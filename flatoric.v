==> flow/design.v <==
`timescale 1ns / 1ps
module flatoric(
    input CLK,                   
    input RED,                   
    input GREEN,                 
    input BLUE,                  
    input SYNC,                  
    input BTN1,                  
    inout  [7:0] DATA,           
    output [14:0] ADDR,          
    output NOE,                  
    output NWE,                  
    output NCE,                  
    output FLM,                  
    output CL1,                  
    output CL2,                  
    output [7:0] LCD_D,          
    output NDOFF,                
    output VCON,                 
    output LD2,                  
    output CFL                   
  );
reg red_ck = 1'b0;
reg green_ck = 1'b0;
reg blue_ck = 1'b0;
reg sync_ck = 1'b0;
reg btn1_ck = 1'b0;
wire frm, ena, pwon;
wire rd_req, wr_req;
wire rd_ack, wr_ack;
wire [14:0] rd_addr;
wire [14:0] wr_addr;
wire [7:0] rd_data = DATA;
wire [7:0] wr_data;
assign NDOFF = pwon;
assign CFL = pwon;
assign LD2 = ~pwon;
assign NCE = ~pwon;
assign DATA = ena ? wr_data : 8'hzz;
  always @(posedge CLK)
  begin
    red_ck <= RED;
    green_ck <= GREEN;
    blue_ck <= BLUE;
    sync_ck <= SYNC;
    btn1_ck <= BTN1;
  end
  rgbcapture u1 (
    .clk(CLK),
    .red(red_ck),
    .green(green_ck),
    .blue(blue_ck),
    .sync(sync_ck),
    .req(wr_req),
    .ack(wr_ack),
    .addr(wr_addr),
    .data(wr_data),
    .frm(frm)
  );
  lcdcontrol u2 (
    .clk(CLK),
    .flm(FLM),
    .cl1(CL1),
    .cl2(CL2),
    .lcd_d(LCD_D),
    .req(rd_req),
    .ack(rd_ack),
    .addr(rd_addr),
    .data(rd_data),
    .frm(frm)
  );
  ramcontrol u3 (
    .clk(CLK),
    .addr(ADDR),
    .noe(NOE),
    .nwe(NWE),
    .ena(ena),
    .rd_addr(rd_addr),
    .rd_req(rd_req),
    .rd_ack(rd_ack),
    .wr_addr(wr_addr),
    .wr_req(wr_req),
    .wr_ack(wr_ack)
  );
  pwrmanage u4 (
    .clk(CLK),
    .btn(btn1_ck),
    .pwon(pwon),
    .vcon(VCON)
  );
endmodule
`timescale 1ns / 1ps
module lcdcontrol(
    input clk,
    output flm,
    output cl1,
    output cl2,
    output [7:0] lcd_d,
    output req,
    input ack,
    output [14:0] addr,
    input [7:0] data,
    input frm
  );
localparam BYTE_DIV = 12 - 1;          
localparam LINE_DIV = 120 + 4 - 1;     
localparam FRAME_DIV = 240 + 1;        
reg frm_z1 = 1'b0;
reg flm_reg = 1'b0;
reg cl1_reg = 1'b0;
reg cl2_reg = 1'b0;
reg req_reg = 1'b0;
reg [7:0] lcd_data = 8'd0;
reg [3:0] clk_ctr = 4'd0;
reg [6:0] byte_ctr = 7'd0;
reg [9:0] line_ctr = 10'd0;
reg [14:0] addr_ctr = 15'd0;
wire f_top = (line_ctr == 0 * FRAME_DIV || line_ctr == 1 * FRAME_DIV || line_ctr == 2 * FRAME_DIV);
wire f_end = (line_ctr == 3 * FRAME_DIV);
wire h_act = (byte_ctr < 7'd120);
wire h_clk = (byte_ctr == 7'd120);
wire h_end = (byte_ctr == LINE_DIV);
wire b_end = (clk_ctr == BYTE_DIV);
assign flm = flm_reg;
assign cl1 = cl1_reg;
assign cl2 = cl2_reg;
assign req = req_reg;
assign lcd_d = lcd_data;
assign addr = addr_ctr;
  always @(posedge clk)
  begin
    frm_z1 <= frm;
    if (~frm_z1 && frm)
      begin
        clk_ctr <= 4'd0;
        byte_ctr <= 7'd0;
        line_ctr <= 10'd0;
      end
    else if (~f_end)
      if (b_end)
        begin
          clk_ctr <= 4'd0;
          if (h_end)
            begin
              byte_ctr <= 7'd0;
              line_ctr <= line_ctr + 1'b1;
            end
          else
            byte_ctr <= byte_ctr + 1'b1;
        end
      else
        clk_ctr <= clk_ctr + 1'b1;
    flm_reg <= f_top;
    cl1_reg <= h_clk;
    cl2_reg <= h_act ? clk_ctr[3] : 1'b0;
    if (f_top && ~|byte_ctr && ~|clk_ctr)
      addr_ctr <= 15'd0;
    else if (ack)
      addr_ctr <= addr_ctr + 1'b1;
    if (ack)
      lcd_data <= data;
    if (ack)
      req_reg <= 1'b0;
    else if (~f_end && h_act && ~|clk_ctr)
      req_reg <= 1'b1;
  end
endmodule
`timescale 1ns / 1ps
module pwrmanage (
    input clk,
    input btn,
    output pwon,
    output vcon
    );
localparam OFF = 0, UP_0 = 1, UP_1 = 2, ON = 3, DN_0 = 4, DN_1 = 5;
reg tmr_rst;
reg [19:0] timer = 20'd0;
reg [2:0] curr_state = OFF;
reg [2:0] next_state;
reg pw, vc;
reg pw_reg = 1'b0;
reg vc_reg = 1'b0;
wire tmr_tc = (timer == 20'hfffff);
assign pwon = pw_reg;
assign vcon = vc_reg;
  always @(posedge clk)
  begin
    pw_reg <= pw;
    vc_reg <= vc;
    curr_state <= next_state;
    if (tmr_rst)
      timer <= 20'd0;
    else
      timer <= timer + 1'b1;
  end
  always @(*)
    case (curr_state)
      UP_0:      
        begin
          { pw, vc } = 2'b00;
          tmr_rst = btn;
          if (tmr_tc)
            next_state = UP_1;
          else
            next_state = UP_0;
        end
      UP_1:      
        begin
          { pw, vc } = 2'b01;
          tmr_rst = 1'b0;
          if (tmr_tc)
            next_state = ON;
          else
            next_state = UP_1;
        end
      ON:        
        begin
          { pw, vc } = 2'b11;
          tmr_rst = ~btn;
          if (tmr_tc)
            next_state = DN_0;
          else
            next_state = ON;
        end
      DN_0:      
        begin
          { pw, vc } = 2'b11;
          tmr_rst = btn;
          if (tmr_tc)
            next_state = DN_1;
          else
            next_state = DN_0;
        end
      DN_1:      
        begin
          { pw, vc } = 2'b01;
          tmr_rst = 1'b0;
          if (tmr_tc)
            next_state = OFF;
          else
            next_state = DN_1;
        end
      default:   
        begin
          { pw, vc } = 2'b00;
          tmr_rst = ~btn;
          if (tmr_tc)
            next_state = UP_0;
          else
            next_state = OFF;
        end
    endcase
endmodule
`timescale 1ns / 1ps
module ramcontrol(
    input clk,
    output [14:0] addr,
    output noe,
    output nwe,
    output reg ena,
    input [14:0] rd_addr,
    input rd_req,
    output reg rd_ack,
    input [14:0] wr_addr,
    input wr_req,
    output reg wr_ack
    );
localparam ADDR = 0, RD_0 = 1, RD_1 = 2, WR_0 = 3, WR_1 = 4;
reg rnw, oe, we;
reg oe_reg = 1'b0;
reg we_reg = 1'b0;
reg [2:0] curr_state = ADDR;
reg [2:0] next_state;
assign addr = rnw ? rd_addr : wr_addr;
assign noe = ~oe_reg;
assign nwe = ~we_reg;
  always @(posedge clk)
  begin
    curr_state <= next_state;
    oe_reg <= oe;
    we_reg <= we;
  end
  always @(*)
    case (curr_state)
      RD_0:
        begin
          { rd_ack, wr_ack } = 2'b00;
          { ena, rnw, oe, we } = 4'b0110;
          next_state = RD_1;
        end
      RD_1:
        begin
          { rd_ack, wr_ack } = 2'b10;
          { ena, rnw, oe, we } = 4'b0100;
          next_state = ADDR;
        end
      WR_0:
        begin
          { rd_ack, wr_ack } = 2'b00;
          { ena, rnw, oe, we } = 4'b1001;
          next_state = WR_1;
        end
      WR_1:
        begin
          { rd_ack, wr_ack } = 2'b01;
          { ena, rnw, oe, we } = 4'b1000;
          next_state = ADDR;
        end
      default:
        begin
          { rd_ack, wr_ack } = 2'b00;
          if (rd_req)
            begin
              { ena, rnw, oe, we } = 4'b0110;
              next_state = RD_0;
            end
          else if (wr_req)
            begin
              { ena, rnw, oe, we } = 4'b0001;
              next_state = WR_0;
            end
          else
            begin
              { ena, rnw, oe, we } = 4'b0100;
              next_state = ADDR;
            end
        end
    endcase
endmodule
`timescale 1ns / 1ps
module rgbcapture(
    input clk,
    input red,
    input green,
    input blue,
    input sync,
    input ack,
    output req,
    output [14:0] addr,
    output [7:0] data,
    output frm
  );
localparam LINE_START = 47;
localparam PIX_START = 48;
localparam PIX_PHASE = 3;
reg sync_z1 = 1'b0;
reg sync_ok = 1'b0;
reg field = 1'b0;
reg divsel = 1'b0;
reg [2:0] clk_ctr = 3'd0;
reg [8:0] pix_ctr = 9'd0;
reg [8:0] line_ctr = 9'd0;
reg [2:0] pix_rdy = 3'b000;
reg [7:0] pix_buff [0:2];
reg [7:0] pix_we;
reg [14:0] addr_ctr = 15'd0;
reg [2:0] tpg;
wire [2:0] clk_div = divsel ? 3'd4 : 3'd3;     
wire sync_fe = ~sync && sync_z1;
wire sync_to = (pix_ctr == 384 + 1);
wire h_sync = sync_fe || sync_to;
wire v_sync = sync_ok && sync_to || ~sync_ok && (line_ctr == 312);
wire v_actv = (line_ctr >= LINE_START && line_ctr < LINE_START + 240);
wire h_actv = (pix_ctr >= PIX_START && pix_ctr < PIX_START + 320);
wire p_samp = (clk_ctr == PIX_PHASE);
wire red_pix = sync_ok ? red : tpg[1];
wire green_pix = sync_ok ? green : tpg[2];
wire blue_pix = sync_ok ? blue : tpg[0];
assign addr = addr_ctr;
assign req = |pix_rdy;
assign data = pix_rdy[0] ? pix_buff[0] : pix_rdy[1] ? pix_buff[1] : pix_buff[2];
assign frm = field && v_sync;
  always @(posedge clk)
  begin
    sync_z1 <= sync;
    if (sync_fe)
      sync_ok <= 1'b1;
    else if (sync_to)
      sync_ok <= 1'b0;
    if (h_sync)
      begin
        clk_ctr <= 3'd4;
        divsel <= 1'b0;
      end
    else if (~|clk_ctr)
      begin
        clk_ctr <= clk_div;
        divsel <= ~divsel;
      end
    else
      clk_ctr <= clk_ctr - 1'b1;
    if (h_sync)
      begin
        pix_ctr <= 9'd0;
        if (v_sync)
          begin
            line_ctr <= 9'd0;
            field <= ~field;
          end
        else
          line_ctr <= line_ctr + 1'b1;
      end
    else if (~|clk_ctr)
      pix_ctr <= pix_ctr + 1'b1;
    if (pix_we[0])
      begin
        pix_buff[0][7] <= red_pix;
        pix_buff[0][6] <= green_pix;
        pix_buff[0][5] <= blue_pix;
      end
    if (pix_we[1])
      begin
        pix_buff[0][4] <= red_pix;
        pix_buff[0][3] <= green_pix;
        pix_buff[0][2] <= blue_pix;
      end
    if (pix_we[2])
      begin
        pix_buff[0][1] <= red_pix;
        pix_buff[0][0] <= green_pix;
        pix_buff[1][7] <= blue_pix;
      end
    if (pix_we[3])
      begin
        pix_buff[1][6] <= red_pix;
        pix_buff[1][5] <= green_pix;
        pix_buff[1][4] <= blue_pix;
      end
    if (pix_we[4])
      begin
        pix_buff[1][3] <= red_pix;
        pix_buff[1][2] <= green_pix;
        pix_buff[1][1] <= blue_pix;
      end
    if (pix_we[5])
      begin
        pix_buff[1][0] <= red_pix;
        pix_buff[2][7] <= green_pix;
        pix_buff[2][6] <= blue_pix;
      end
    if (pix_we[6])
      begin
        pix_buff[2][5] <= red_pix;
        pix_buff[2][4] <= green_pix;
        pix_buff[2][3] <= blue_pix;
      end
    if (pix_we[7])
      begin
        pix_buff[2][2] <= red_pix;
        pix_buff[2][1] <= green_pix;
        pix_buff[2][0] <= blue_pix;
      end
    if (pix_we[2])
      pix_rdy[0] <= 1'b1;
    else if (ack)
      pix_rdy[0] <= 1'b0;
    if (pix_we[5])
      pix_rdy[1] <= 1'b1;
    else if (ack)
      pix_rdy[1] <= 1'b0;
    if (pix_we[7])
      pix_rdy[2] <= 1'b1;
    else if (ack)
      pix_rdy[2] <= 1'b0;
    if (v_sync)
       addr_ctr <= 15'd0;
    else if (ack)
       addr_ctr <= addr_ctr + 1'b1;
  end
  always @(*)
    if (v_actv && h_actv && p_samp)
      case (pix_ctr[2:0])
        3'd0: pix_we = 8'b00000001;
        3'd1: pix_we = 8'b00000010;
        3'd2: pix_we = 8'b00000100;
        3'd3: pix_we = 8'b00001000;
        3'd4: pix_we = 8'b00010000;
        3'd5: pix_we = 8'b00100000;
        3'd6: pix_we = 8'b01000000;
        3'd7: pix_we = 8'b10000000;
      endcase
    else
      pix_we = 8'b00000000;
  always @(*)
    casez (pix_ctr[8:5])
      4'b000?: tpg = 3'b000;
      4'b0010: tpg = 3'b000;
      4'b0011: tpg = 3'b001;
      4'b0100: tpg = 3'b010;
      4'b0101: tpg = 3'b011;
      4'b0110: tpg = 3'b100;
      4'b0111: tpg = 3'b101;
      4'b1000: tpg = 3'b110;
      4'b1001: tpg = 3'b111;
      4'b101?: tpg = 3'b000;
      4'b11??: tpg = 3'b000;
    endcase
endmodule
* Step by step through the tools: flatoric
What the tools print for flatoric, step after step. Line numbers count from 1 in the design file above. Cell names lack the library's common part. Not given: --
Design: top flatoric, clock port CLK, standard-cell library sky130hd, timing corner tt_025C_1v80

* Elaborated design
Yosys after proc, flatten, opt, wreduce and memory -nomap, before mapping. Print and check cells are not counted. Memory sizes are those after Yosys's memory passes, which may raise the word count (mostly to a power of two), join words into wider ones and drop unused or constant bits.
Storage and ports: register bits 151, memories 1, clocked read ports x word width 0, input bits 6, word-level cells 183, memory bits (writable) 0, latch bits 0, output and inout bits 41, ROM bits 64
Operators by class: add/sub/neg operators 9, multiply operators 0, div/mod/pow operators 0, bitwise gates (word level) 10, reductions and logical operators 37, equality and inequality tests 29, mux-type cells 35, shifts and indexed selects 0, $lt $le $gt $ge 5
Memories:
- (name not given) | words 8, width 8, read ports 1, write ports 0, RTL line 472 | case (pix_ctr[2:0])
Operator list (count):
- 8-bit 2-to-1 mux | 4
- 15-bit by 1-bit adder with 15-bit output (second input constant) | 2
- 3-bit case mux with 8-bit select | 1
- 20-bit by 1-bit adder with 20-bit output (second input constant) | 1
- 20-bit equality test (second input constant) | 1
- 9-bit by 1-bit adder with 9-bit output (second input constant) | 2
- 9-bit by 6-bit greater-or-equal comparator with 1-bit output (second input constant) | 2
- 9-bit less-than comparator (second input constant) | 2
- 9-bit equality test (second input constant) | 2
- 3-bit 2-to-1 mux | 6
- 4-bit by 3-bit equality test with 1-bit output (second input constant) | 4
- 3-bit by 2-bit equality test with 1-bit output (second input constant) | 5
- 3-bit case mux with 5-bit select | 1
- 15-bit 2-to-1 mux | 1
- 7-bit equality test (second input constant) | 2
- 1-bit logical AND | 13
- 2-bit OR reduction | 6
- 3-bit equality test (second input constant) | 4
- 3-bit OR reduction | 4
- 4-bit equality test (second input constant) | 3
- 1-bit NOT | 10
- 10-bit by 1-bit adder with 10-bit output (second input constant) | 1
- 10-bit equality test (second input constant) | 1
- 10-bit by 8-bit equality test with 1-bit output (second input constant) | 1
- 10-bit by 9-bit equality test with 1-bit output (second input constant) | 1
- 10-bit logical NOT | 1
- 1-bit 2-to-1 mux | 10
- 1-bit case mux with 2-bit select | 5
Other operator kinds: 19; their cells: 29.

* Depth
Longest topological path by Yosys (ltp), each cell counted once; first at word level (registers and memories cut), then after technology mapping (sequential cells cut; the memories' decode and read muxes count).
Logic depth: depth after elaboration 5, ABC_AREA 0, mapped depth 9, gate-level depth less buffers 7

* Synthesis result
The flow's flattened synthesis, as Yosys stat reports it; memories are mapped. The netlist is that of the ABC_AREA named above (0 if unset); the other value can give another one.
Cell types:
- dfxtp_1 | count 109, area in all 2.18E+03 µm²
- edfxtp_1 | count 42, area in all 1261.21 µm²
- xor2_1 | count 50, area in all 437.92 µm²
- nor2_1 | count 112, area in all 420.403 µm²
- ha_1 | count 22, area in all 275.264 µm²
- xnor2_1 | count 29, area in all 253.994 µm²
- nand2_1 | count 65, area in all 243.984 µm²
- mux2_2 | count 14, area in all 157.651 µm²
- nand4_1 | count 25, area in all 156.4 µm²
- mux2i_1 | count 12, area in all 120.115 µm²
- nand3_1 | count 24, area in all 120.115 µm²
- inv_1 | count 30, area in all 112.608 µm²
- a21oi_1 | count 21, area in all 105.101 µm²
- and3_1 | count 14, area in all 87.584 µm²
- o21ai_0 | count 16, area in all 80.077 µm²
- clkbuf_1 | count 17, area in all 63.811 µm²
- nor3_1 | count 12, area in all 60.058 µm²
- nand2b_1 | count 9, area in all 56.304 µm²
Other cell types: 38; their cells: 81.
Mapped netlist: chip area (Yosys) 0.0068503 mm², buffer cells 27, sequential area 0.0034433 mm², cell count 704, flip-flop cells 151
By module: a second synthesis without flattening, with its own total; a netlist apart from the flattened one above.
Unflattened totals: cell total of the unflattened synthesis 730, area (unflattened synthesis) 0.0071606 mm²
Each row is one instance without its submodules.
By module:
- rgbcapture | instances 1, cells 307, seq. area 0.0016816 mm², area 0.003178 mm²
- lcdcontrol | instances 1, cells 241, seq. area 0.001061 mm², area 0.0022859 mm²
- pwrmanage | instances 1, cells 129, seq. area 0.0005005 mm², area 0.0011173 mm²
- ramcontrol | instances 1, cells 45, seq. area 0.0001001 mm², area 0.0004604 mm²
- flatoric | instances 1, cells 8, seq. area 0.0001001 mm², area 0.0001189 mm²

* Timing after synthesis
Source: OpenSTA report_checks on the synthesized netlist (no wires, ideal clock, input and output delay 20% of the period each), path of least setup slack; recovery checks are left aside. Register names are those of the netlist, which keeps one name where synthesis merged equal registers.
Timing path post-synthesis: path kind flip-flop to output port, start point register u1.pix_rdy[1], end point output port ADDR[13], clock period 2850 ps, arrival 1881 ps, stages on the path 8, required time 2280 ps, external output delay 570 ps, delay of the path 1881 ps, slack 399 ps, launch time at the first pin 0 ps, path buffers 2, period reached after synthesis 2451 ps
"delay of the path" is the arrival time less input delay plus setup time. A path that ends at an output port has no setup time. "stages on the path": output pins that drive a net of the path, with the launching flip-flop's if there is one; two outputs of one cell count as two. "period reached after synthesis" = period - worst setup slack (recovery checks aside). The figure is calculated, with input and output delays left at 20% of the set period. The rows between start and end are the longest chain of elaborated cells between them; the timing report does not say that the signal goes this way. Where chains are equally long, one stands for them. Each line given opens the expression or statement behind the cell; cells for indexed reads and writes are added by Yosys, which also makes memories of some case tables.
Between the ends, post-synthesis: path through dfxtp_1 > buf_2 > nor3_2 > nor2_1 > o21a_1 > a211oi_2 > buf_4 > mux2_1, length of the longest elaborated chain 5, elaborated cells on any way between the ends 5, RTL lines with such cells 5, those cells by class mux: 4; reduce/logical: 1
Ends and longest elaborated chain, post-synthesis:
- start: declaration | RTL line 353 | reg [2:0] pix_rdy = 3'b000;
- start: assignment | RTL line 458 | pix_rdy[1] <= 1'b1;
- start: assignment | RTL line 460 | pix_rdy[1] <= 1'b0;
- 3-bit OR reduction | RTL line 370 | assign req = |pix_rdy;
- 3-bit 2-to-1 mux | RTL line 317 | else if (wr_req)
- 1-bit 2-to-1 mux | RTL line 312 | if (rd_req)
- 1-bit case mux with 2-bit select | RTL line 284 | case (curr_state)
- 15-bit 2-to-1 mux | RTL line 274 | assign addr = rnw ? rd_addr : wr_addr;
- end: declaration | RTL line 10 | output [14:0] ADDR,

* Timing after layout
Path of least setup slack in the final report of stored run 1 (OpenROAD, finished layout, wires in). Where an end is a register, its clock arrival counts in the times. The path's times are printed in steps of 10 ps; the period is the one set.
Timing path after layout: path kind flip-flop to output port, start point register u1.pix_rdy[0], end point output port ADDR[13], clock period 2730 ps, required time 2180 ps, arrival 2190 ps, stages on the path 10, path buffers 4, external output delay 550 ps, launch time at the first pin 410 ps, slack -10 ps
The rows between start and end are the longest chain of elaborated cells between them; the timing report does not say that the signal goes this way. Where chains are equally long, one stands for them.
Between the ends, after layout: path through dfxtp_2 > nor3_4 > nor2_2 > o21a_1 > a211oi_4 > buf_4 > buf_6 > buf_4 > mux2_4 > buf_6, length of the longest elaborated chain 5, elaborated cells on any way between the ends 5, RTL lines with such cells 5, those cells by class mux: 4; reduce/logical: 1
Ends and longest elaborated chain, after layout:
- start: declaration | RTL line 353 | reg [2:0] pix_rdy = 3'b000;
- start: assignment | RTL line 454 | pix_rdy[0] <= 1'b1;
- start: assignment | RTL line 456 | pix_rdy[0] <= 1'b0;
- 3-bit OR reduction | RTL line 370 | assign req = |pix_rdy;
- 3-bit 2-to-1 mux | RTL line 317 | else if (wr_req)
- 1-bit 2-to-1 mux | RTL line 312 | if (rd_req)
- 1-bit case mux with 2-bit select | RTL line 284 | case (curr_state)
- 15-bit 2-to-1 mux | RTL line 274 | assign addr = rnw ? rd_addr : wr_addr;
- end: declaration | RTL line 10 | output [14:0] ADDR,

## Implementation results

Record of 2 stored runs of the RTL-to-layout flow on flatoric, platform sky130hd. The runs are unordered. Constraints: input delay and output delay 20% of the set period each, output load 0.01 pF.
"worst setup path time" is the time allowed to the run's worst setup path (the clock period less input and output delay, where it has them) less its slack. Clock arrival times count: a late capture clock shortens it, a late launch clock lengthens it.
"worst setup path time" is known to 10 ps.
[stored run 1] settings: period_ns=2.73, SETUP_SLACK_MARGIN=0.29, CAP_MARGIN=20, CORE_MARGIN=2, CORE_UTILIZATION=40, SLEW_MARGIN=20
[stored run 1] result: chip area after synthesis (Yosys) 0.0068503 mm², die area 0.0181886 mm², utilization 50.1%, worst setup slack after layout -10 ps, total negative slack -21 ps, worst hold slack 217 ps, worst setup path time 2190 ps, worst setup path kind flip-flop to output port
[stored run 2] settings: period_ns=2.5, CORE_UTILIZATION=63, HOLD_SLACK_MARGIN=-0.0, CELL_PAD_IN_SITES_GLOBAL_PLACEMENT=0, CELL_PAD_IN_SITES_DETAIL_PLACEMENT=2, TNS_END_PERCENT=80, ABC_AREA=0, CTS_CLUSTER_SIZE=11, CTS_CLUSTER_DIAMETER=123, CAP_MARGIN=15, MIN_ROUTING_LAYER=met2, MAX_ROUTING_LAYER=met5, CORE_MARGIN=2, SLEW_MARGIN=20
[stored run 2] result: did not finish, placement stopped with DPL-0033
